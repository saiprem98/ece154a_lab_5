==> flow/design.v <==
module controller(input  reg clk, reset,
                  input  reg [5:0] op, funct,
                  input  reg zero,
                  output wire pcen, memwrite, irwrite, regwrite,
                  output wire alusrca, iord, memtoreg, regdst,
                  output wire [1:0] alusrcb, pcsrc,
                  output wire [2:0] alucontrol);
  wire [1:0] aluop;
  wire       branch, pcwrite;
  maindec md(clk, reset, op,
             pcwrite, memwrite, irwrite, regwrite,
             alusrca, branch, iord, memtoreg, regdst, 
             alusrcb, pcsrc, aluop);
  aludec  ad(funct, aluop, alucontrol);
  assign pcen = pcwrite | branch & zero;
endmodule
module maindec(input  reg clk, reset, 
               input  reg [5:0] op, 
               output wire pcwrite, memwrite, irwrite, regwrite,
               output wire alusrca, branch, iord, memtoreg, regdst,
               output wire [1:0] alusrcb, pcsrc,
               output wire [1:0] aluop);
  parameter   FETCH   = 4'b0000; 
  parameter   DECODE  = 4'b0001; 
  parameter   MEMADR  = 4'b0010;	
  parameter   MEMRD   = 4'b0011;	
  parameter   MEMWB   = 4'b0100;	
  parameter   MEMWR   = 4'b0101;	
  parameter   RTYPEEX = 4'b0110;	
  parameter   RTYPEWB = 4'b0111;	
  parameter   BEQEX   = 4'b1000;	
  parameter   ADDIEX  = 4'b1001;	
  parameter   ADDIWB  = 4'b1010;	
  parameter   JEX     = 4'b1011;	
  parameter   LW      = 6'b100011;	
  parameter   SW      = 6'b101011;	
  parameter   RTYPE   = 6'b000000;	
  parameter   BEQ     = 6'b000100;	
  parameter   ADDI    = 6'b001000;	
  parameter   J       = 6'b000010;	
  reg [3:0]  state, nextstate;
  reg [14:0] controls;
  always @(posedge clk or posedge reset)			
    if(reset) state <= FETCH;  
    else state <= nextstate;
  always @*
    case(state)
      FETCH:   nextstate <= DECODE;
      DECODE:  case(op)
                 LW:      nextstate <= MEMADR;
                 SW:      nextstate <= MEMADR;
                 RTYPE:   nextstate <= RTYPEEX;
                 BEQ:     nextstate <= BEQEX;
                 ADDI:    nextstate <= ADDIEX;
                 J:       nextstate <= JEX;
                 default: nextstate <= 4'bx; 
               endcase
      MEMADR: case(op)
                 LW:      nextstate <= MEMRD;
                 SW:      nextstate <= MEMWR;
                 default: nextstate <= 4'bx;
               endcase
      MEMRD:   nextstate <= MEMWB;
      MEMWB:   nextstate <= FETCH;
      MEMWR:   nextstate <= FETCH;
      RTYPEEX: nextstate <= RTYPEWB;
      RTYPEWB: nextstate <= FETCH;
      BEQEX:   nextstate <= FETCH;
      ADDIEX:  nextstate <= ADDIWB;
      ADDIWB:  nextstate <= FETCH;
      JEX:     nextstate <= FETCH;
      default: nextstate <= 4'bx; 
    endcase
  assign {pcwrite, memwrite, irwrite, regwrite, 
          alusrca, branch, iord, memtoreg, regdst,
          alusrcb, pcsrc, aluop} = controls;
  always @*
    case(state)
      FETCH:   controls <= 15'h5010;  
      DECODE:  controls <= 15'h0030;  
      MEMADR:  controls <= 15'h0420;  
      MEMRD:   controls <= 15'h0100;  
      MEMWB:   controls <= 15'h0880;  
      MEMWR:   controls <= 15'h2100;  
      RTYPEEX: controls <= 15'h0402;  
      RTYPEWB: controls <= 15'h0840;  
      BEQEX:   controls <= 15'h0605;  
      ADDIEX:  controls <= 15'h0420;  
      ADDIWB:  controls <= 15'h0800;  
      JEX:     controls <= 15'h4008;  
      default: controls <= 15'hxxxx;  
    endcase
endmodule
module aludec(input  reg [5:0] funct,
              input  reg [1:0] aluop,
              output reg [2:0] alucontrol);
  always @(*)
    case(aluop)
      2'b00: alucontrol <= 3'b010;   
      2'b01: alucontrol <= 3'b110;   
      default: case(funct)           
          6'b100000: alucontrol <= 3'b010;  
          6'b100010: alucontrol <= 3'b110;  
          6'b100100: alucontrol <= 3'b000;  
          6'b100101: alucontrol <= 3'b001;  
          6'b101010: alucontrol <= 3'b111;  
          default:   alucontrol <= 3'bxxx;  
        endcase
    endcase
endmodule
module datapath(input reg        clk, reset,
                input wire        pcen, irwrite, regwrite,
                input wire         alusrca, iord, memtoreg, regdst,
                input wire  [1:0]  alusrcb, pcsrc, 
                input wire  [2:0]  alucontrol,
                output wire [5:0]  op, funct,
                output wire        zero,
                output wire [31:0] adr, writedata, 
                input wire  [31:0] readdata);
  wire [4:0]  writereg;
  wire [31:0] pcnext, pc;
  wire [31:0] instr, data, srca, srcb;
  wire [31:0] a;
  wire [31:0] aluresult, aluout;
  wire [31:0] signimm;   
  wire [31:0] signimmsh;	
  wire [31:0] wd3, rd1, rd2;
  assign op = instr[31:26];  
  assign funct = instr[5:0];  
  flopenr #(32) pcreg(clk, reset, pcen, pcnext, pc);
  mux2    #(32) adrmux(pc, aluout, iord, adr);
  flopenr #(32) instrreg(clk, reset, irwrite, readdata, instr);
  flopr   #(32) datareg(clk, reset, readdata, data);
  mux2    #(5)  regdstmux(instr[20:16], instr[15:11], regdst, writereg);
  mux2    #(32) wdmux(aluout, data, memtoreg, wd3);
  regfile       rf(clk, regwrite, instr[25:21], instr[20:16], writereg, wd3, rd1, rd2);
  signext       se(instr[15:0], signimm);
  sl2           immsh(signimm, signimmsh);
  flopr   #(32) areg(clk, reset, rd1, a);
  flopr   #(32) breg(clk, reset, rd2, writedata);
  mux2    #(32) srcamux(pc, a, alusrca, srca);
  mux4    #(32) srcbmux(writedata, 32'b100, signimm, signimmsh, alusrcb, srcb);
  alu           alu(srca, srcb, alucontrol, aluresult, zero);
  flopr   #(32) alureg(clk, reset, aluresult, aluout);
  mux3    #(32) pcmux(aluresult, aluout, {pc[31:28], instr[25:0], 2'b00}, pcsrc, pcnext);
endmodule
# Reports on controller
# The steps from the RTL of controller to its reports follow in flow order.
# Line numbers count from 1 in the design file above.
# Operators carry their Yosys type and port widths (W data, S select, Z words).
# Cell names lack the library's common part.
# Not given: --
# design
top_module,controller
clock,clk
library,sky130hd
pvt_corner,tt_025C_1v80

# After elaboration
# Yosys after proc, flatten, opt, wreduce and memory -nomap, before mapping. Enables and synchronous resets that opt folds into registers are not counted as muxes. Memory bits, and registers merged into a memory's read port (data or address), are not among the register bits. Print and check cells are not counted. Equal cells are merged and count once.
# Memory sizes are those after Yosys's memory passes, which may raise the word count (mostly to a power of two), join words into wider ones and drop unused or constant bits.
# op_classes
add_sub_neg,0
multipliers,0
div_mod_pow,0
compare,0
equal,22
n_shift,0
muxes,5
bitwise,2
reduce_and_logical,5
# op_table
operator,n
$eq A6 B6 Y1 const B,7
$pmux W4 S7,1
$pmux W4 S5,1
$eq A4 B3 Y1 const B,4
$eq A4 B4 Y1 const B,4
$pmux W3 S5,1
$eq A4 B2 Y1 const B,2
$pmux W4 S2,1
$eq A6 B2 Y1 const B,1
$eq A6 B3 Y1 const B,1
$eq A6 B4 Y1 const B,1
$logic_not A6 Y1,1
$reduce_or A6 Y1,1
$pmux W3 S2,1
$eq A4 B1 Y1 const B,1
$logic_not A4 Y1,1
$eq A2 B1 Y1 const B,1
$logic_not A2 Y1,1
$reduce_or A2 Y1,1
$and A1 B1 Y1,1
$or A1 B1 Y1,1
# bits
ff_bits,4
latchBits,0
mem_bits_rw,0
romBits,240
clocked_rd_ports_x_width,0
mem_count,1
in_bits,15
wordCells,36
# memory_table
memory,words,width,rd,write_ports,line_no,text
(name not given),16,15,1,0,78,case(state)

# Depth
# Depth = most cells in a row (Yosys ltp): at word level without a register or memory, in the mapped netlist without a sequential cell, where the memories' decode and read muxes count.
# depth
word_depth,4
ABC_AREA,0
ltp_mapped,5
depth_no_buf,5

# Netlist
# Source: synth_stat.txt of the flow (Yosys; design flattened, memories mapped). It holds for the ABC_AREA given above (unset counts as 0); a run with the other value may have another netlist.
# Totals and module areas in this step are rounded.
# types
cell,n
dfrtp_1,4
ha_1,4
and2_1,5
inv_1,8
a21oi_1,4
nor3_1,4
nor4bb_1,2
nor2_1,5
o32ai_1,2
nand4b_2,1
o21ai_0,3
nor2b_4,1
a31oi_1,2
nor4_1,2
buf_6,1
nand2_1,3
or4b_1,1
a211o_1,1
# Not listed: further types 15, cells in them 15.
# mapped
cell_count,68
yosys_area_um2,529.3
ffs,4
buffers,3
# By module: a second synthesis without flattening, with its own total; a netlist apart from the flattened one above.
# unflattened
cells_unflattened,71
hier_area_um2,565.5
# Rows give one instance, submodules left out.
# by_module
module,instances,n_cells,area_um2
maindec,1,62,494.2
aludec,1,8,63.8
controller,1,1,7.5

# Path before layout
# Source: OpenSTA report_checks on the synthesized netlist (no wires, ideal clock, input and output delay 20% of the period each), path of least setup slack; recovery checks are left aside. Register names are those of the netlist, which keeps one name where synthesis merged equal registers.
# synth_path
path_kind,register to output
from,register md.state[0]
to,output alucontrol[1]
clock_period_ns,1.76
output_delay_ns,0.352
t_first_pin_ns,0.000
arrival_time_ns,1.365
setup_slack_ns,0.043
path_delay_ns,1.365
path_stages,5
n_path_buf,0
synth_period_reached_ns,1.717
# "path_delay_ns" is the arrival time less input delay plus setup time.
# At an output port there is no setup time.
# "path_stages" counts driving pins, that of a launching flip-flop among them; a cell with two outputs on the path counts twice.
# "synth_period_reached_ns" = period - worst setup slack (recovery checks aside). The figure is calculated, with input and output delays left at 20% of the set period.
# Between the ends stands the longest chain of elaborated cells between them, by number of cells; it is not shown to be the way that was timed. Of several equally long chains one is given.
# A line is the first line of the expression or statement that the cell stems from. Yosys adds cells for indexed reads and writes and turns some case tables into memories.
# A memory read counts as a cell of the chain, while the word-level depth stops at memories.
# synth_between
path_cell_list,dfrtp_1 inv_1 ha_1 nand4b_2 or4b_1
elab_chain_cells,3
# synth_rtl
item,line_no,text
from (decl),41,"reg [3:0]  state, nextstate;"
from (assign),44,if(reset) state <= FETCH;
from (assign),45,else state <= nextstate;
$mem_v2 Z16 W15,78,case(state)
$eq A2 B1 Y1,98,case(aluop)
$pmux W3 S2,98,
to (decl),7,output wire [2:0] alucontrol);

# Timing after layout
# Path of least setup slack in the final report of entry A (OpenROAD, finished layout, wires in). Where an end is a register, its clock arrival counts in the times.
# layout_path
path_kind,register to output
from,register md.state[1]
to,output alusrcb[1]
clock_period_ns,2.85
output_delay_ns,0.57
t_first_pin_ns,0.23
arrival_time_ns,1.72
setup_slack_ns,0.56
path_stages,5
n_path_buf,1
# Between the ends stands the longest chain of elaborated cells between them, by number of cells; it is not shown to be the way that was timed. Of several equally long chains one is given.
# A memory read counts as a cell of the chain, while the word-level depth stops at memories.
# layout_between
path_cell_list,dfrtp_1 inv_1 ha_2 a22o_1 clkdlybuf4s50_1
elab_chain_cells,1
# layout_rtl
item,line_no,text
from (decl),41,"reg [3:0]  state, nextstate;"
from (assign),44,if(reset) state <= FETCH;
from (assign),45,else state <= nextstate;
$mem_v2 Z16 W15,78,case(state)
to (decl),6,"output wire [1:0] alusrcb, pcsrc,"

Memo
Re: implementation data of controller

Measured results for controller: 2 stored runs of the Yosys and OpenROAD flow on sky130hd. The settings differ; the order carries no meaning. The constraints put input and output delay at 20% of the set period each and load the outputs with 0.01 pF.
"period_reached_ns" = clock period - worst setup slack. The figure is calculated, with input and output delays left at 20% of the set period.
"worst_setup_path_time_ns" is the time allowed to the run's worst setup path (the clock period less input and output delay, where it has them) less its slack. Clock arrival times count: a late capture clock shortens it, a late launch clock lengthens it.
Results are given in rounded form.

Entry A, flow files:
==> flow/run.sh <==
#!/bin/bash
# the make line also repeats the synthesis and layout settings of config.mk as NAME=value (left out here)
make -C /OpenROAD-flow-scripts/flow DESIGN_CONFIG=/design/flow/config.mk WORK_HOME=/design/flow/orfs CLKGATE_MAP_FILE= finish
==> flow/config.mk <==
export PLATFORM = sky130hd
export DESIGN_NAME = controller
export DESIGN_NICKNAME = controller
export VERILOG_FILES = /design/flow/design.v
export SDC_FILE = /design/flow/constraint.sdc
export NUM_CORES = 4
export LEC_CHECK = 0
export CAP_MARGIN = 20
export CORE_MARGIN = 8
export CORE_UTILIZATION = 19
export CTS_CLUSTER_DIAMETER = 237
export GPL_TIMING_DRIVEN = 0
export PLACE_DENSITY_LB_ADDON = 0.23
export SETUP_SLACK_MARGIN = 0.52
export SLEW_MARGIN = 20
export TNS_END_PERCENT = 80
==> flow/constraint.sdc <==
create_clock -name core_clock -period 2.85 [get_ports {clk}]
set_input_delay 0.5700 -clock core_clock [delete_from_list [all_inputs] [get_ports {clk}]]
set_output_delay 0.5700 -clock core_clock [all_outputs]
set_load 0.01 [all_outputs]

==> results of entry A, as CSV <==
result,value
period_reached_ns,2.290
utilization_frac,0.36
dieArea_um2,4731
yosys_chip_area_um2,529.3
worst_setup_path_time_ns,1.72
critical_path_kind,"register to output"
finish.stdcell_area_um2,974.7
fin_ws_ns,0.560
timing.setup.tns_ns,0.000

Entry B, flow files:
==> flow/run.sh <==
#!/bin/bash
# the make line also repeats the synthesis and layout settings of config.mk as NAME=value (left out here)
make -C /OpenROAD-flow-scripts/flow DESIGN_CONFIG=/design/flow/config.mk WORK_HOME=/design/flow/orfs CLKGATE_MAP_FILE= finish
==> flow/config.mk <==
export PLATFORM = sky130hd
export DESIGN_NAME = controller
export DESIGN_NICKNAME = controller
export VERILOG_FILES = /design/flow/design.v
export SDC_FILE = /design/flow/constraint.sdc
export NUM_CORES = 4
export LEC_CHECK = 0
export CAP_MARGIN = 20
export CELL_PAD_IN_SITES_DETAIL_PLACEMENT = 0
export CORE_MARGIN = 2
export CORE_UTILIZATION = 41
export CTS_CLUSTER_SIZE = 100
export GPL_TIMING_DRIVEN = 0
export PLACE_DENSITY_LB_ADDON = 0.13
export SETUP_SLACK_MARGIN = 0.02
export SLEW_MARGIN = 20
==> flow/constraint.sdc <==
create_clock -name core_clock -period 2.1 [get_ports {clk}]
set_input_delay 0.4200 -clock core_clock [delete_from_list [all_inputs] [get_ports {clk}]]
set_output_delay 0.4200 -clock core_clock [all_outputs]
set_load 0.01 [all_outputs]

==> results of entry B, as CSV <==
result,value
period_reached_ns,2.110
utilization_frac,0.857
dieArea_um2,1594
yosys_chip_area_um2,529.3
worst_setup_path_time_ns,1.69
critical_path_kind,"register to output"
finish.stdcell_area_um2,991.0
fin_ws_ns,-0.010
timing.setup.tns_ns,-0.014
